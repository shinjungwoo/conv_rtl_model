==> flow/design.v <==
`timescale 1ns / 1ps
module address_controller #(parameter image_size = 8'h1C)(
    input start,
    input clk,
    input[9:0] img_addr,
    input[7:0] w_addr,
    output reg[9:0] out_img,
    output reg[7:0] out_w,
    output d_ena,
    output data_in_ena,
    output data_out_ena,
    output reg  data_in_done
    );
    reg[2:0] state;
    reg[2:0] line_state;
    reg[2:0] d_ena_reg;
    localparam idle = 3'b000, s_1 = 3'b001,s_2 = 3'b010,s_3 = 3'b011,s_4 = 3'b100,s_5= 3'b101;
    assign d_ena = |d_ena_reg;
    assign data_in_ena = d_ena_reg[0];
    assign data_out_ena = d_ena_reg[2];  
    always @(posedge clk) begin
        d_ena_reg[1] <= d_ena_reg[0];
        d_ena_reg[2] <= d_ena_reg[1];
        case(state)
            idle: begin
                if(start ==1'b1) begin
                    state <= s_1;
                    out_img <= img_addr;
                    out_w <= w_addr;
                    d_ena_reg[0]<=1'b1;
                    data_in_done <=1'b0;
                    line_state <= 3'b000;
                end
                else begin
                    state <= idle;
                    out_img <= img_addr;
                    out_w <= w_addr;
                    d_ena_reg[0]<=1'b0;
                    data_in_done <=1'b0; 
                    line_state <= 3'b000;
                end
            end
            s_1 : begin
                state <= s_2;
                out_img <= out_img + 1'b1;
                out_w <= out_w + 1'b1;
                d_ena_reg[0]<=1'b1;
                data_in_done <=1'b0;    
            end
            s_2 : begin
                state <= s_3;
                out_img <= out_img + 1'b1;
                out_w <= out_w + 1'b1;
                d_ena_reg[0]<=1'b1;
                data_in_done <=1'b0;
            end
            s_3 : begin
                state <= s_4;
                out_img <= out_img + 1'b1;
                out_w <= out_w + 1'b1;
                d_ena_reg[0]<=1'b1;
                data_in_done <=1'b0;               
            end
            s_4 : begin
                if(line_state == 3'b100) data_in_done <=1;
                else data_in_done <=0;
                state <= s_5;
                out_img <= out_img + 1'b1;
                out_w <= out_w + 1'b1;
                d_ena_reg[0]<=1'b1;            
            end
            s_5 : begin
                if(line_state == 3'b100) begin
                    out_img <= img_addr;
                    out_w <= w_addr;
                    state <= idle;
                    line_state <= 3'b000;
                    d_ena_reg[0]<=1'b0;
                    data_in_done <=1'b0;
                end
                else begin
                    state <= s_1;
                    line_state <= line_state +1'b1;
                    out_img <= out_img + image_size;
                    out_w <= out_w + 1'b1;
                    d_ena_reg[0]<=1;
                    data_in_done <=0;
                end                    
            end
            default : begin
                if (start ==1'b1) begin
                    state <= s_1;
                    out_img <= img_addr;
                    out_w <= w_addr;
                    d_ena_reg[0]<=1;
                    data_in_done <=0;               
                end
                else begin
                    state <= idle;
                    out_img <= img_addr;
                    out_w <= w_addr;
                    d_ena_reg[0]<=0;
                    data_in_done <=0;
                end
            end
        endcase
    end
endmodule
Tool chain data of address_controller

Tool output for the design above, in the order of the flow.
Lines are those of the file above, counted from 1.
Library cell names are shortened.
The mark -- stands for no value.

Top: address_controller
Clock port: clk
Library: sky130hd
Timing corner: tt_025C_1v80

Elaborated design

Source: Yosys, flattened and elaborated, memories not mapped. Widths are those after wreduce. Registers that Yosys merges into a memory's read port (data or address) are not register bits. Print and check cells do not count.

Add/subtract/negate cells: 4
Equal/unequal tests: 6
Muxes and demuxes: 13
Reduce/logical cells: 4

Operators with widths:

| cell                                                           | number |
| 10-bit case mux with 2-bit select                              | 1 |
| 8-bit case mux with 2-bit select                               | 1 |
| 3-bit case mux with 5-bit select                               | 1 |
| 10-bit by 1-bit adder with 10-bit output with constant B       | 1 |
| 10-bit by 5-bit adder with 10-bit output with constant B       | 1 |
| 10-bit 2-to-1 mux                                              | 1 |
| 3-bit equality test with constant B                            | 3 |
| 8-bit by 1-bit adder with 8-bit output with constant B         | 1 |
| 8-bit 2-to-1 mux                                               | 1 |
| 3-bit by 2-bit equality test with 1-bit output with constant B | 2 |
| 3-bit case mux with 2-bit select                               | 1 |
| 1-bit 2-to-1 mux                                               | 5 |
| 4-bit OR reduction                                             | 1 |
| 3-bit by 1-bit adder with 3-bit output with constant B         | 1 |
| 3-bit by 1-bit equality test with 1-bit output with constant B | 1 |
| 3-bit zero test                                                | 1 |
| 3-bit OR reduction                                             | 1 |
| 3-bit 2-to-1 mux                                               | 1 |
| 2-bit nonzero test                                             | 1 |
| 1-bit case mux with 2-bit select                               | 1 |

Register bits after elaboration: 28
Input bits: 20
Output and inout port bits: 22
Elaborated cells: 33

Longest topological paths

Depth = most cells in a row (Yosys ltp): at word level without a register or memory, in the mapped netlist without a sequential cell, where the memories' decode and read muxes count.

Depth after elaboration: 3
ABC_AREA: 0
Gate-level depth with buffers: 8
Gate-level depth less buffers: 7

After synthesis

The flow's flattened synthesis, as Yosys stat reports it; memories are mapped. The netlist is that of the ABC_AREA named above (0 if unset); the other value can give another one.
The area totals of this step are shown rounded.

Mapped cells: 151
Chip area (Yosys): 1400 µm²
Sequential part of the area: 670 µm²
Flip-flop cells: 31

Cell types:

| cell type | number | area in all (µm²) |
| dfxtp_1   | 26     | 520.499 |
| edfxtp_1  | 5      | 150.144 |
| ha_1      | 6      | 75.072 |
| nand2_1   | 20     | 75.072 |
| xnor2_1   | 8      | 70.067 |
| xor2_1    | 6      | 52.55 |
| o21ai_1   | 9      | 45.043 |
| o21ai_0   | 8      | 40.038 |
| inv_1     | 8      | 30.029 |
| a22o_1    | 3      | 26.275 |
| nor2_1    | 7      | 26.275 |
| a22oi_1   | 3      | 22.522 |
| buf_6     | 2      | 22.522 |
| a21oi_1   | 4      | 20.019 |
| nand3_1   | 4      | 20.019 |
| and3_1    | 3      | 18.768 |
| nand4_1   | 3      | 18.768 |
| a32oi_1   | 2      | 17.517 |

Other cell types: 19; their cells: 24.

Path before layout

Path of least setup slack by OpenSTA after synthesis, without wires, with an ideal clock, recovery checks aside; 20% of the period is set as input and as output delay. Where synthesis merged equal registers, the netlist keeps one of their names.

Path kind: register -> register
Start: reg state
End: reg out_img[0]
Clock period: 1560 ps
Setup time: 145 ps
Launch time at the first pin: 0 ps
Data arrival time: 1461 ps
Data required time: 1415 ps
Setup slack: -46 ps
Delay of the path: 1606 ps
Stages: 7
Buffers on the path: 2
Synthesis period reached: 1606 ps

"delay of the path" = arrival - input delay + setup time.
"stages" counts driving pins, that of a launching flip-flop among them; a cell with two outputs on the path counts twice.
"synthesis period reached" = period - worst setup slack (recovery checks aside). The figure is calculated, with input and output delays left at 20% of the set period.
Where an end lacks its bit number, it is one bit of the signal, or one of the new flip-flops if synthesis recoded a state register.
A register here has more assigning lines than the two given.

Path through: dfxtp_1 -> or4_4 -> buf_6 -> o21ai_4 -> buf_6 -> nand2_1 -> o21ai_1

RTL lines, path after synthesis:

| what            | line | RTL |
| start, declared | 14   | `reg[2:0] state;` |
| start, assigned | 27   | `state <= s_1;` |
| start, assigned | 35   | `state <= idle;` |
| end, assigned   | 28   | `out_img <= img_addr;` |
| end, assigned   | 36   | `out_img <= img_addr;` |
| end, declared   | 7    | `output reg[9:0] out_img,` |

Chain of elaborated cells between the ends: none given.

Worst path after layout

From the final timing report of run 1: the path of least setup slack in the routed layout; clock arrival at registers is part of the times.
The path's times are printed in steps of 10 ps; the period is the one set.

Path kind: register -> register
Start: reg state
End: reg out_img[0]
Clock period: 1150 ps
Setup time: 140 ps
Launch time at the first pin: 290 ps
Data arrival time: 1840 ps
Data required time: 1300 ps
Setup slack: -540 ps
Stages: 7
Buffers on the path: 2

Where an end lacks its bit number, it is one bit of the signal, or one of the new flip-flops if synthesis recoded a state register.
A register here has more assigning lines than the two given.

Path through: dfxtp_4 -> or4_4 -> buf_8 -> o21ai_4 -> buf_8 -> nand2_2 -> o21ai_1

RTL lines, path after layout:

| what            | line | RTL |
| start, declared | 14   | `reg[2:0] state;` |
| start, assigned | 27   | `state <= s_1;` |
| start, assigned | 35   | `state <= idle;` |
| end, assigned   | 28   | `out_img <= img_addr;` |
| end, assigned   | 36   | `out_img <= img_addr;` |
| end, declared   | 7    | `output reg[9:0] out_img,` |

Chain of elaborated cells between the ends: none given.

Appendix: measured runs

Stored flow runs of address_controller (2 of them; Yosys, OpenROAD, sky130hd). They differ in their settings and are not a sequence. Constraints: input delay and output delay 20% of the set period each, output load 0.01 pF.
"period reached" is the run's clock period less its worst setup slack. It is reckoned from that one timing run; input and output delays stay at 20% of the period that was set.
By "time on the worst setup path" is meant the share of the clock period that the worst setup path is allowed (20% is reserved at inputs, 20% at outputs), minus its slack. Clock arrival times at its registers enter into it.
"power consumption": no workload was simulated; the value follows from the tool's default switching activity.
"time on the worst setup path" is known to 10 ps.
The measured numbers are rounded.
Settings: -- = not set for that run.

| item                                | run 1                | run 2              |
| period_ns                           | 1.15                 | 1.96               |
| CORE_UTILIZATION                    | 20                   | 40                 |
| SETUP_SLACK_MARGIN                  | -0.04                | -0.11              |
| PLACE_DENSITY_LB_ADDON              | 0.12                 | --                 |
| CORE_ASPECT_RATIO                   | 0.71                 | --                 |
| CELL_PAD_IN_SITES_DETAIL_PLACEMENT  | 2                    | --                 |
| GPL_TIMING_DRIVEN                   | 0                    | --                 |
| CTS_CLUSTER_DIAMETER                | 177                  | --                 |
| CAP_MARGIN                          | 0                    | 20                 |
| SLEW_MARGIN                         | 20                   | 20                 |
| CORE_MARGIN                         | 2                    | 2                  |
| chip area in the Yosys report (µm²) | 1400                 | 1400               |
| smallest hold slack (ps)            | 370                  | 350                |
| power consumption (uW)              | 8100                 | 3800               |
| utilization after layout            | 0.36                 | 0.59               |
| die outline area (µm²)              | 7900                 | 4100               |
| std-cell area (final layout) (µm²)  | 2400                 | 2000               |
| period reached (ps)                 | 1689                 | 1879               |
| time on the worst setup path (ps)   | 1690                 | 1490               |
| worst setup path type               | register -> register | register -> output |
| lowest setup slack (ps)             | -540                 | 81                 |
| final setup TNS (ps)                | -11000               | 0                  |
